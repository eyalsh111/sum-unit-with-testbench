==> flow/design.v <==
`timescale 1ns/1ps
module Sum #(
    parameter NOF_BITS = 32
)(
    input  wire                    clk,
    input  wire                    rst_n,
    input  wire                    data_first,
    input  wire                    data_last,
    input  wire [NOF_BITS-1:0]     data_in,
    output reg  [NOF_BITS:0]       data_out,
    output reg                     busy,
    output reg                     done
);
    localparam IDLE = 3'b001;
    localparam BUSY = 3'b010;
    localparam DONE = 3'b100;
    reg [2:0] state, next_state;
    reg [NOF_BITS:0] acc, acc_next;
    reg busy_next, done_next;
    always @(*) begin
        next_state = state;
        acc_next   = acc;
        busy_next  = 1'b0;
        done_next  = 1'b0;
        case (state)
            IDLE: begin
                if (data_first) begin
                    acc_next  = {1'b0, data_in};
                    busy_next = 1'b1;
                    if (data_last) begin
                        next_state = DONE;
                    end else begin
                        next_state = BUSY;
                    end
                end
            end
            BUSY: begin
                busy_next = 1'b1;
                acc_next  = acc + data_in;
                if (data_last) begin
                    next_state = DONE;
                end else begin
                    next_state = BUSY;
                end
            end
            DONE: begin
                done_next  = 1'b1;
                busy_next  = 1'b0;
                next_state = IDLE;    
            end
            default: begin
                next_state = IDLE;
            end
        endcase
    end
    always @(posedge clk or negedge rst_n) begin
        if (!rst_n) begin
            state    <= IDLE;
            acc      <= {NOF_BITS+1{1'b0}};
            data_out <= {NOF_BITS+1{1'b0}};
            busy     <= 1'b0;
            done     <= 1'b0;
        end else begin
            state <= next_state;
            acc   <= acc_next;
            busy <= busy_next;
            done <= done_next;
            if (next_state == DONE) begin
                data_out <= acc_next;
            end
        end
    end
endmodule
Step by step through the tools: Sum. What the tools print for Sum, step after step. Line numbers count from 1 in the design file above. Operators carry their Yosys type and port widths (W data, S select, Z words). A cell with n/a has no value.

Top: Sum. Clock: clk. Standard-cell library: sky130hd. Library corner: tt_025C_1v80.

Word-level counts. Yosys after proc, flatten, opt, wreduce and memory -nomap, before mapping. Enables and synchronous resets that opt folds into registers are not counted as muxes. Memory bits, and registers merged into a memory's read port (data or address), are not among the register bits. Print and check cells are not counted. Equal cells are merged and count once.

Input port bits: 36. The figure for output and inout bits is 35. Cells after elaboration: 18. The entry for register bits reads 71.

For muxes and demuxes the number is 8. Under eq/ne operators stands 4. $add $sub $neg: 1.

Operators with widths (count): $pmux W33 S2 (1); $add A33 B32 Y33 (1); $mux W33 (1); $eq A3 B3 Y1 const B (2); $pmux W3 S2 (1); $mux W3 (2); $eq A3 B1 Y1 const B (1); $eq A3 B2 Y1 const B (1); $pmux W1 S2 (1); $mux W1 (2).

Longest topological paths. Longest topological path by Yosys (ltp), each cell counted once; first at word level (registers and memories cut), then after technology mapping (sequential cells cut; the memories' decode and read muxes count).

For depth after elaboration the number is 4. Under ABC_AREA stands 1. For depth in mapped cells the number is 15. For depth with buffers taken out the number is 15.

Mapped cells and area. Yosys stat after the flow's synthesis: flattened, memories mapped to cells. It holds for the ABC_AREA given above (unset counts as 0); a run with the other value may have another netlist. Totals and module areas in this step are rounded.

The entry for buffers reads 15. The entry for sequential area reads 0.001778 mm². The entry for standard cells after synthesis reads 819. For chip area (Yosys) the number is 0.005306 mm². Under flip-flops stands 71.

Cell types: sky130_fd_sc_hd__dfrtp_1 (count 70, area in all 1751.68 µm²); sky130_fd_sc_hd__nand2_1 (count 347, area in all 1.3E+03 µm²); sky130_fd_sc_hd__inv_1 (count 129, area in all 484.214 µm²); sky130_fd_sc_hd__ha_1 (count 32, area in all 400.384 µm²); sky130_fd_sc_hd__nand3_1 (count 49, area in all 245.235 µm²); sky130_fd_sc_hd__nor2_1 (count 45, area in all 168.912 µm²); sky130_fd_sc_hd__a21oi_1 (count 33, area in all 165.158 µm²); sky130_fd_sc_hd__a22oi_1 (count 21, area in all 157.651 µm²); sky130_fd_sc_hd__nand2_2 (count 14, area in all 87.584 µm²); sky130_fd_sc_hd__a31oi_1 (count 10, area in all 62.56 µm²); sky130_fd_sc_hd__nand3_2 (count 5, area in all 50.048 µm²); sky130_fd_sc_hd__o21ai_0 (count 10, area in all 50.048 µm²); sky130_fd_sc_hd__nand4_1 (count 5, area in all 31.28 µm²); sky130_fd_sc_hd__buf_2 (count 6, area in all 30.029 µm²); sky130_fd_sc_hd__dfstp_2 (count 1, area in all 26.275 µm²); sky130_fd_sc_hd__xnor2_1 (count 3, area in all 26.275 µm²); sky130_fd_sc_hd__nor2_4 (count 2, area in all 22.522 µm²); sky130_fd_sc_hd__fa_1 (count 1, area in all 20.019 µm²).

Not listed: further types 18, cells in them 36.

Worst setup path after synthesis. Source: OpenSTA report_checks on the synthesized netlist (no wires, ideal clock, input and output delay 20% of the period each), path of least setup slack; recovery checks are left aside. Register names are those of the netlist, which keeps one name where synthesis merged equal registers.

Kind: input to register. Start point: in data_in[0]. End point: reg data_out[14]. The figure for path buffers is 0. The entry for clock period reads 3.36 ns. The figure for path delay is 1.638 ns. Stages: 11. The entry for required time reads 3.228 ns. The entry for input delay reads 0.672 ns. The figure for slack is 1.050 ns. The entry for time at the first pin reads 0.672 ns. For setup time the number is 0.132 ns. Under arrival time stands 2.178 ns. Under synthesis period reached stands 2.31 ns.

"path delay" is the arrival time less input delay plus setup time. "stages": output pins that drive a net of the path, with the launching flip-flop's if there is one; two outputs of one cell count as two. "synthesis period reached" is the clock period less the worst setup slack; recovery checks do not enter. This is arithmetic on one report: input and output delays are still those of the set period (20% each). The rows between start and end are the longest chain of elaborated cells between them; the timing report does not say that the signal goes this way. Where chains are equally long, one stands for them. Each line given opens the expression or statement behind the cell; cells for indexed reads and writes are added by Yosys, which also makes memories of some case tables.

Cells stage by stage: sky130_fd_sc_hd__ha_1 sky130_fd_sc_hd__fa_1 sky130_fd_sc_hd__nand2_1 sky130_fd_sc_hd__nand2_1 sky130_fd_sc_hd__nand3_1 sky130_fd_sc_hd__nand2_1 sky130_fd_sc_hd__nand2_1 sky130_fd_sc_hd__nand2_2 sky130_fd_sc_hd__or2_2 sky130_fd_sc_hd__nand3_1 sky130_fd_sc_hd__a31oi_1. For length of the longest elaborated chain the number is 2. For elaborated cells between the ends (all ways) the number is 2. Under RTL lines with such cells stands 2. Classes of those cells: add/sub (1); mux (1).

RTL lines, path post-synthesis: start, declared (RTL line 9) `input  wire [NOF_BITS-1:0]     data_in,`; $add A33 B32 Y33 (RTL line 39) `acc_next  = acc + data_in;`; $pmux W33 S2 (RTL line 25) `case (state)`; end, assigned (RTL line 60) `data_out <= {NOF_BITS+1{1'b0}};`; end, assigned (RTL line 69) `data_out <= acc_next;`; end, declared (RTL line 10) `output reg  [NOF_BITS:0]       data_out,`.

FLOW RESULTS
============

Stored flow runs of Sum (2 of them; Yosys, OpenROAD, sky130hd). They differ in their settings and are not a sequence. Constraints: input delay and output delay 20% of the set period each, output load 0.01 pF.

Record 1 has these settings: period_ns 2.77; CORE_UTILIZATION 67; SETUP_SLACK_MARGIN 0.8; PLACE_DENSITY_LB_ADDON 0.23; CORE_ASPECT_RATIO 1.97; CELL_PAD_IN_SITES_DETAIL_PLACEMENT 2; ABC_AREA 1; GPL_ROUTABILITY_DRIVEN 0; CAP_MARGIN 25; SLEW_MARGIN 10; CORE_MARGIN 2. Outcome: not finished: placement ended with error DPL-0033.

Record 2 has these settings: period_ns 1.91; CORE_UTILIZATION 61; PLACE_DENSITY_LB_ADDON 0.1; CORE_ASPECT_RATIO 0.52; CELL_PAD_IN_SITES_DETAIL_PLACEMENT 0; ABC_AREA 1; GPL_TIMING_DRIVEN 0; GPL_ROUTABILITY_DRIVEN 1; CTS_CLUSTER_SIZE 28; CAP_MARGIN 10; SLEW_MARGIN 25; MIN_ROUTING_LAYER met2; MAX_ROUTING_LAYER met4; CORE_MARGIN 2. Outcome: not finished: routing ended with error GRT-0116.
